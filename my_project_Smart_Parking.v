==> flow/design.v <==
module Smart_Parking_System (
    input  wire CLK,
    input  wire RST,
    input  wire Car_Enter,
    input  wire Car_Exit,
    output reg  Gate_Open,
    output  [6:0] seg0,  
    output  [6:0] seg1,  
    output  [6:0] seg2   
);
parameter MAX_SPACES = 7'd100;
reg [6:0] car_counter;  
reg [6:0] available_spaces;
wire [6:0] ones, tens, hundreds;
reg [1:0] state, next_state;
localparam IDLE  = 2'b00,
           ENTER = 2'b01,
           EXIT  = 2'b10,
           FULL  = 2'b11;
always @(posedge CLK or negedge RST) begin
    if (!RST) begin
        car_counter <= 0;
        state <= IDLE;
    end else begin
        state <= next_state;
        if (Car_Enter && (car_counter < MAX_SPACES))
            car_counter <= car_counter + 1;
        else if (Car_Exit && (car_counter > 0))
            car_counter <= car_counter - 1;
    end
end
always @(*) begin
    case (state)
        IDLE: begin
            if (Car_Enter && (car_counter < MAX_SPACES))
                next_state = ENTER;
            else if (Car_Exit && (car_counter > 0))
                next_state = EXIT;
            else if (car_counter == MAX_SPACES)
                next_state = FULL;
            else
                next_state = IDLE;
        end
        ENTER: next_state = IDLE;
        EXIT:  next_state = IDLE;
        FULL: begin
            if (Car_Exit)
                next_state = EXIT;
            else
                next_state = FULL;
        end
        default: next_state = IDLE;
    endcase
end
always @(*) begin
    available_spaces = MAX_SPACES - car_counter;
    if (available_spaces == 0)
        Gate_Open = 0;
    else
        Gate_Open = 1;
end
   assign hundreds = available_spaces / 100;
   assign tens     = (available_spaces % 100) / 10;
   assign ones     = available_spaces % 10;
seven_segment_decoder #(.COMMON_ANODE(1))  Units_inst (
.i_data(ones),  
.o_display(seg0)  
);
seven_segment_decoder #(.COMMON_ANODE(1))  Tens_inst (
.i_data(tens),  
.o_display(seg1)  
);
seven_segment_decoder #(.COMMON_ANODE(1))  Hundreds_inst (
.i_data(hundreds),  
.o_display(seg2)  
);
endmodule
module seven_segment_decoder #(parameter COMMON_ANODE = 1) (
input [3:0] i_data,  
output reg [6:0] o_display  
);
always @(*) begin
case (i_data)
4'b0000: o_display = 7'b0111111;  
4'b0001: o_display = 7'b0000110;  
4'b0010: o_display = 7'b1011011;  
4'b0011: o_display = 7'b1001111;  
4'b0100: o_display = 7'b1100110;  
4'b0101: o_display = 7'b1101101;  
4'b0110: o_display = 7'b1111101;  
4'b0111: o_display = 7'b0000111;  
4'b1000: o_display = 7'b1111111;  
4'b1001: o_display = 7'b1101111;  
4'b1010: o_display = 7'b1110111;  
4'b1011: o_display = 7'b1111100;  
4'b1100: o_display = 7'b0111001;  
4'b1101: o_display = 7'b1011110;  
4'b1110: o_display = 7'b1111001;  
4'b1111: o_display = 7'b1110001;  
default: o_display = 7'b0000000;  
endcase
if (COMMON_ANODE)
o_display = ~o_display;
end
endmodule
From RTL to reports: Smart_Parking_System
Tool output for the design above, in the order of the flow. Lines are those of the file above, counted from 1. The mark n/a stands for no value.

Top module: Smart_Parking_System. Clock input: CLK. Library: sky130hd. Timing corner: tt_025C_1v80.

After elaboration
Yosys after proc, flatten, opt, wreduce and memory -nomap, before mapping. Memory bits, and registers merged into a memory's read port (data or address), are not among the register bits. Print and check cells are not counted. Equal cells are merged and count once. Yosys's memory passes give these memory sizes; they may raise the number of words (mostly to a power of two), join words into wider ones and drop unused or constant bits.

Under $add $sub $neg stands 3. The figure for div/mod/pow operators is 4. For order comparisons the number is 2. For multiplexer cells the number is 3. For bitwise logic cells the number is 3. The entry for reduce/logical cells reads 4.

Operator list (count): divider 7 x 7 -> 32 bit with constant B (1); modulo 7 x 7 -> 32 bit with constant B (1); divider 32 x 4 -> 32 bit with constant B (1); modulo 7 x 4 -> 32 bit with constant B (1); NOT 7 bit (3); two-way mux 7 bit (2); adder 7 x 1 -> 7 bit with constant B (1); subtractor 7 x 1 -> 7 bit with constant B (1); greater-than comparator 7 x 1 -> 1 bit with constant B (1); subtractor 7 bit with constant A (1); < comparator 7 bit with constant B (1); zero test 7 bit (1); logical AND 1 bit (2); nonzero test 2 bit (1); two-way mux 1 bit (1).

For register bits after elaboration the number is 7. The entry for ROM bits reads 336. The figure for memories kept is 3. For input bits the number is 4. Under output and inout port bits stands 22.

Memory list: (no name shown) (depth 16, width 7, read ports 1, wr ports 0, RTL line 83) `case (i_data)`; (no name shown) (depth 16, width 7, read ports 1, wr ports 0, RTL line 83); (no name shown) (depth 16, width 7, read ports 1, wr ports 0, RTL line 83).

Longest topological paths
Depth = most cells in a row (Yosys ltp): at word level without a register or memory, in the mapped netlist without a sequential cell, where the memories' decode and read muxes count.

For word-level depth the number is 4. Under ABC_AREA stands 0. Under mapped depth stands 28.

Netlist
The flow's flattened synthesis, as Yosys stat reports it; memories are mapped. The netlist is that of the ABC_AREA named above (0 if unset); the other value can give another one. Totals and module areas in this step are rounded.

The entry for mapped cells reads 340. The figure for cell area after synthesis is 2567 um^2. Under mapped flip-flops stands 7.

Cell types: sky130_fd_sc_hd__ha_1 (count 28, area in all 350.336 um^2); sky130_fd_sc_hd__dfrtp_1 (count 7, area in all 175.168 um^2); sky130_fd_sc_hd__xnor2_1 (count 15, area in all 131.376 um^2); sky130_fd_sc_hd__nand2_1 (count 30, area in all 112.608 um^2); sky130_fd_sc_hd__a21oi_1 (count 20, area in all 100.096 um^2); sky130_fd_sc_hd__inv_1 (count 17, area in all 63.811 um^2); sky130_fd_sc_hd__nor2_1 (count 16, area in all 60.058 um^2); sky130_fd_sc_hd__o21ai_0 (count 12, area in all 60.058 um^2); sky130_fd_sc_hd__nand2b_1 (count 9, area in all 56.304 um^2); sky130_fd_sc_hd__nand3_1 (count 11, area in all 55.053 um^2); sky130_fd_sc_hd__xnor2_2 (count 3, area in all 48.797 um^2); sky130_fd_sc_hd__a21o_1 (count 6, area in all 45.043 um^2); sky130_fd_sc_hd__buf_4 (count 6, area in all 45.043 um^2); sky130_fd_sc_hd__o221a_2 (count 4, area in all 45.043 um^2); sky130_fd_sc_hd__and2_1 (count 6, area in all 37.536 um^2); sky130_fd_sc_hd__o211ai_1 (count 5, area in all 37.536 um^2); sky130_fd_sc_hd__buf_2 (count 7, area in all 35.034 um^2); sky130_fd_sc_hd__nor3_1 (count 7, area in all 35.034 um^2).

Other cell types: 70; their cells: 131. The figures by module come from a second, unflattened synthesis with its own total; it is not the netlist above.

For cell total of the unflattened synthesis the number is 378. The figure for area (unflattened synthesis) is 2877 um^2.

Rows give one instance, submodules left out.

By module: Smart_Parking_System (instances 1, cells 285, area 2118 um^2, seq. area 175.2 um^2); seven_segment_decoder #(COMMON_ANODE=1) (instances 3, cells 31, area 252.7 um^2, seq. area 0.0 um^2).

Timing after synthesis
Path of least setup slack by OpenSTA after synthesis, without wires, with an ideal clock, recovery checks aside; 20% of the period is set as input and as output delay. Where synthesis merged equal registers, the netlist keeps one of their names.

Path type: register -> output. Start point: register car_counter[0]. End point: output seg1[3]. The entry for period reads 7.19 ns. External output delay: 1.438 ns. The figure for data arrival time is 5.625 ns. The figure for setup slack is 0.127 ns. Path delay: 5.625 ns. Stages: 28. For path buffers the number is 4. For synthesis period reached the number is 7.063 ns.

"path delay" is the arrival time less input delay plus setup time. A path that ends at an output port has no setup time. "stages": output pins that drive a net of the path, with the launching flip-flop's if there is one; two outputs of one cell count as two. "synthesis period reached" is the clock period less the worst setup slack; recovery checks do not enter. This is arithmetic on one report: input and output delays are still those of the set period (20% each). Between the ends stands the longest chain of elaborated cells between them, by number of cells; it is not shown to be the way that was timed. Of several equally long chains one is given. A line is the first line of the expression or statement that the cell stems from. Yosys adds cells for indexed reads and writes and turns some case tables into memories. A memory read counts as a cell of the chain, while the word-level depth stops at memories. A register here has more assigning lines than the two given.

Path through: sky130_fd_sc_hd__dfrtp_1 sky130_fd_sc_hd__inv_1 sky130_fd_sc_hd__ha_1 sky130_fd_sc_hd__buf_2 sky130_fd_sc_hd__nor2b_1 sky130_fd_sc_hd__o21ai_1 sky130_fd_sc_hd__and2_1 sky130_fd_sc_hd__buf_2 sky130_fd_sc_hd__ha_1 sky130_fd_sc_hd__clkbuf_1 sky130_fd_sc_hd__or2_2 sky130_fd_sc_hd__ha_1 sky130_fd_sc_hd__clkbuf_1 sky130_fd_sc_hd__nor4_1 sky130_fd_sc_hd__nor4b_2 sky130_fd_sc_hd__nor4_1 sky130_fd_sc_hd__a221oi_1 sky130_fd_sc_hd__o21ai_1 sky130_fd_sc_hd__o22ai_1 sky130_fd_sc_hd__a211oi_2 sky130_fd_sc_hd__o31a_2 sky130_fd_sc_hd__clkinv_2 sky130_fd_sc_hd__a21oi_2 sky130_fd_sc_hd__o311a_1 sky130_fd_sc_hd__ha_1 sky130_fd_sc_hd__nor2b_1 sky130_fd_sc_hd__a31oi_1 sky130_fd_sc_hd__o211ai_1. Under length of the longest elaborated chain stands 5. The figure for elaborated cells between the ends (all ways) is 5. The entry for RTL lines with such cells reads 4. Those cells by class: add/sub: 1; div: 2; logic: 1; memory: 1.

Ends and longest elaborated chain, after synthesis: from (decl) (RTL line 12) `reg [6:0] car_counter;`; from (assign) (RTL line 27) `car_counter <= car_counter + 1;`; from (assign) (RTL line 29) `car_counter <= car_counter - 1;`; subtractor 7 bit (RTL line 56) `available_spaces = MAX_SPACES - car_counter;`; modulo 7 x 7 -> 32 bit (RTL line 63) `assign tens     = (available_spaces % 100) / 10;`; divider 32 x 4 -> 32 bit (RTL line 63); memory read (16 x 7 bit) (RTL line 83) `case (i_data)`; NOT 7 bit (RTL line 103) `o_display = ~o_display;`; to (decl) (RTL line 8) `output  [6:0] seg1,`.

Worst path after layout
Path of least setup slack in the final report of run 1 (OpenROAD, finished layout, wires in). Where an end is a register, its clock arrival counts in the times.

Path type: register -> output. Start point: register car_counter[0]. End point: output seg1[3]. The entry for period reads 4.28 ns. External output delay: 0.86 ns. The figure for data arrival time is 5.35 ns. The figure for setup slack is -1.92 ns. Stages: 25. For path buffers the number is 1.

Between the ends stands the longest chain of elaborated cells between them, by number of cells; it is not shown to be the way that was timed. Of several equally long chains one is given. A memory read counts as a cell of the chain, while the word-level depth stops at memories. A register here has more assigning lines than the two given.

Path through: sky130_fd_sc_hd__dfrtp_2 sky130_fd_sc_hd__o21a_4 sky130_fd_sc_hd__xnor2_2 sky130_fd_sc_hd__inv_2 sky130_fd_sc_hd__ha_4 sky130_fd_sc_hd__inv_2 sky130_fd_sc_hd__a221oi_4 sky130_fd_sc_hd__or2_4 sky130_fd_sc_hd__ha_4 sky130_fd_sc_hd__or2_4 sky130_fd_sc_hd__a32oi_2 sky130_fd_sc_hd__o211ai_1 sky130_fd_sc_hd__or3_4 sky130_fd_sc_hd__o221a_4 sky130_fd_sc_hd__and2_4 sky130_fd_sc_hd__o2111ai_2 sky130_fd_sc_hd__o31a_2 sky130_fd_sc_hd__clkinv_4 sky130_fd_sc_hd__a21oi_4 sky130_fd_sc_hd__o311a_1 sky130_fd_sc_hd__ha_2 sky130_fd_sc_hd__nor2b_4 sky130_fd_sc_hd__a31oi_1 sky130_fd_sc_hd__o211ai_1 sky130_fd_sc_hd__buf_2. Under length of the longest elaborated chain stands 5. The figure for elaborated cells between the ends (all ways) is 5. The entry for RTL lines with such cells reads 4. Those cells by class: add/sub: 1; div: 2; logic: 1; memory: 1.

Ends and longest elaborated chain, post-layout: from (decl) (RTL line 12) `reg [6:0] car_counter;`; from (assign) (RTL line 27) `car_counter <= car_counter + 1;`; from (assign) (RTL line 29) `car_counter <= car_counter - 1;`; subtractor 7 bit (RTL line 56) `available_spaces = MAX_SPACES - car_counter;`; modulo 7 x 7 -> 32 bit (RTL line 63) `assign tens     = (available_spaces % 100) / 10;`; divider 32 x 4 -> 32 bit (RTL line 63); memory read (16 x 7 bit) (RTL line 83) `case (i_data)`; NOT 7 bit (RTL line 103) `o_display = ~o_display;`; to (decl) (RTL line 8) `output  [6:0] seg1,`.

Subject: Smart_Parking_System on sky130hd, stored results

Hello all,

Smart_Parking_System through Yosys and OpenROAD on sky130hd: 2 stored runs, unordered, with their settings and measured results. The constraints put input and output delay at 20% of the set period each and load the outputs with 0.01 pF. "time used up by the worst setup path": the worst setup path's part of the clock period (all of it between registers, 20% less for each end at a port) less its slack. A launch clock that arrives late makes it longer, a capture clock that arrives late makes it shorter. The measured numbers are rounded.

Files of run 1:
==> flow/run.sh <==
#!/bin/bash
# the make line also repeats the synthesis and layout settings of config.mk as NAME=value (left out here)
make -C /OpenROAD-flow-scripts/flow DESIGN_CONFIG=/design/flow/config.mk WORK_HOME=/design/flow/orfs CLKGATE_MAP_FILE= finish
==> flow/config.mk <==
export PLATFORM = sky130hd
export DESIGN_NAME = Smart_Parking_System
export DESIGN_NICKNAME = Smart_Parking_System
export VERILOG_FILES = /design/flow/design.v
export SDC_FILE = /design/flow/constraint.sdc
export NUM_CORES = 4
export LEC_CHECK = 0
export CAP_MARGIN = 25
export CELL_PAD_IN_SITES_DETAIL_PLACEMENT = 0
export CORE_MARGIN = 2
export CORE_UTILIZATION = 36
export CTS_CLUSTER_DIAMETER = 324
export PLACE_DENSITY = 0.9
export SETUP_SLACK_MARGIN = 0.92
export SLEW_MARGIN = 20
==> flow/constraint.sdc <==
create_clock -name core_clock -period 4.28 [get_ports {CLK}]
set_input_delay 0.8560 -clock core_clock [delete_from_list [all_inputs] [get_ports {CLK}]]
set_output_delay 0.8560 -clock core_clock [all_outputs]
set_load 0.01 [all_outputs]

Results of run 1. The overall die area comes to 7823 um^2. For the worst hold slack in the final report the run shows 0.626 ns. For the total negative slack on setup checks the run shows -22.76 ns. The utilization comes to 0.722. The worst setup slack after layout is -1.922 ns. The time used up by the worst setup path reads 5.35 ns. Critical path type: register -> output. For the post-synthesis cell area the run shows 2567 um^2.

Files of run 2:
==> flow/run.sh <==
#!/bin/bash
# the make line also repeats the synthesis and layout settings of config.mk as NAME=value (left out here)
make -C /OpenROAD-flow-scripts/flow DESIGN_CONFIG=/design/flow/config.mk WORK_HOME=/design/flow/orfs CLKGATE_MAP_FILE= finish
==> flow/config.mk <==
export PLATFORM = sky130hd
export DESIGN_NAME = Smart_Parking_System
export DESIGN_NICKNAME = Smart_Parking_System
export VERILOG_FILES = /design/flow/design.v
export SDC_FILE = /design/flow/constraint.sdc
export NUM_CORES = 4
export LEC_CHECK = 0
export ABC_AREA = 1
export CAP_MARGIN = 25
export CELL_PAD_IN_SITES_GLOBAL_PLACEMENT = 0
export CORE_ASPECT_RATIO = 1.01
export CORE_MARGIN = 2
export CORE_UTILIZATION = 43
export CTS_CLUSTER_DIAMETER = 29
export PLACE_DENSITY = 0.86
export SETUP_SLACK_MARGIN = 1.71
export SLEW_MARGIN = 20
export TNS_END_PERCENT = 5
==> flow/constraint.sdc <==
create_clock -name core_clock -period 8.22 [get_ports {CLK}]
set_input_delay 1.6440 -clock core_clock [delete_from_list [all_inputs] [get_ports {CLK}]]
set_output_delay 1.6440 -clock core_clock [all_outputs]
set_load 0.01 [all_outputs]

Results of run 2. The utilization comes to 0.696. The time used up by the worst setup path reads 5.16 ns. Critical path type: register -> output. The overall die area comes to 6430 um^2. For the total negative slack on setup checks the run shows 0.000 ns. For the worst hold slack in the final report the run shows 0.661 ns. The worst setup slack after layout is 1.419 ns. For the post-synthesis cell area the run shows 2496 um^2.

Thanks
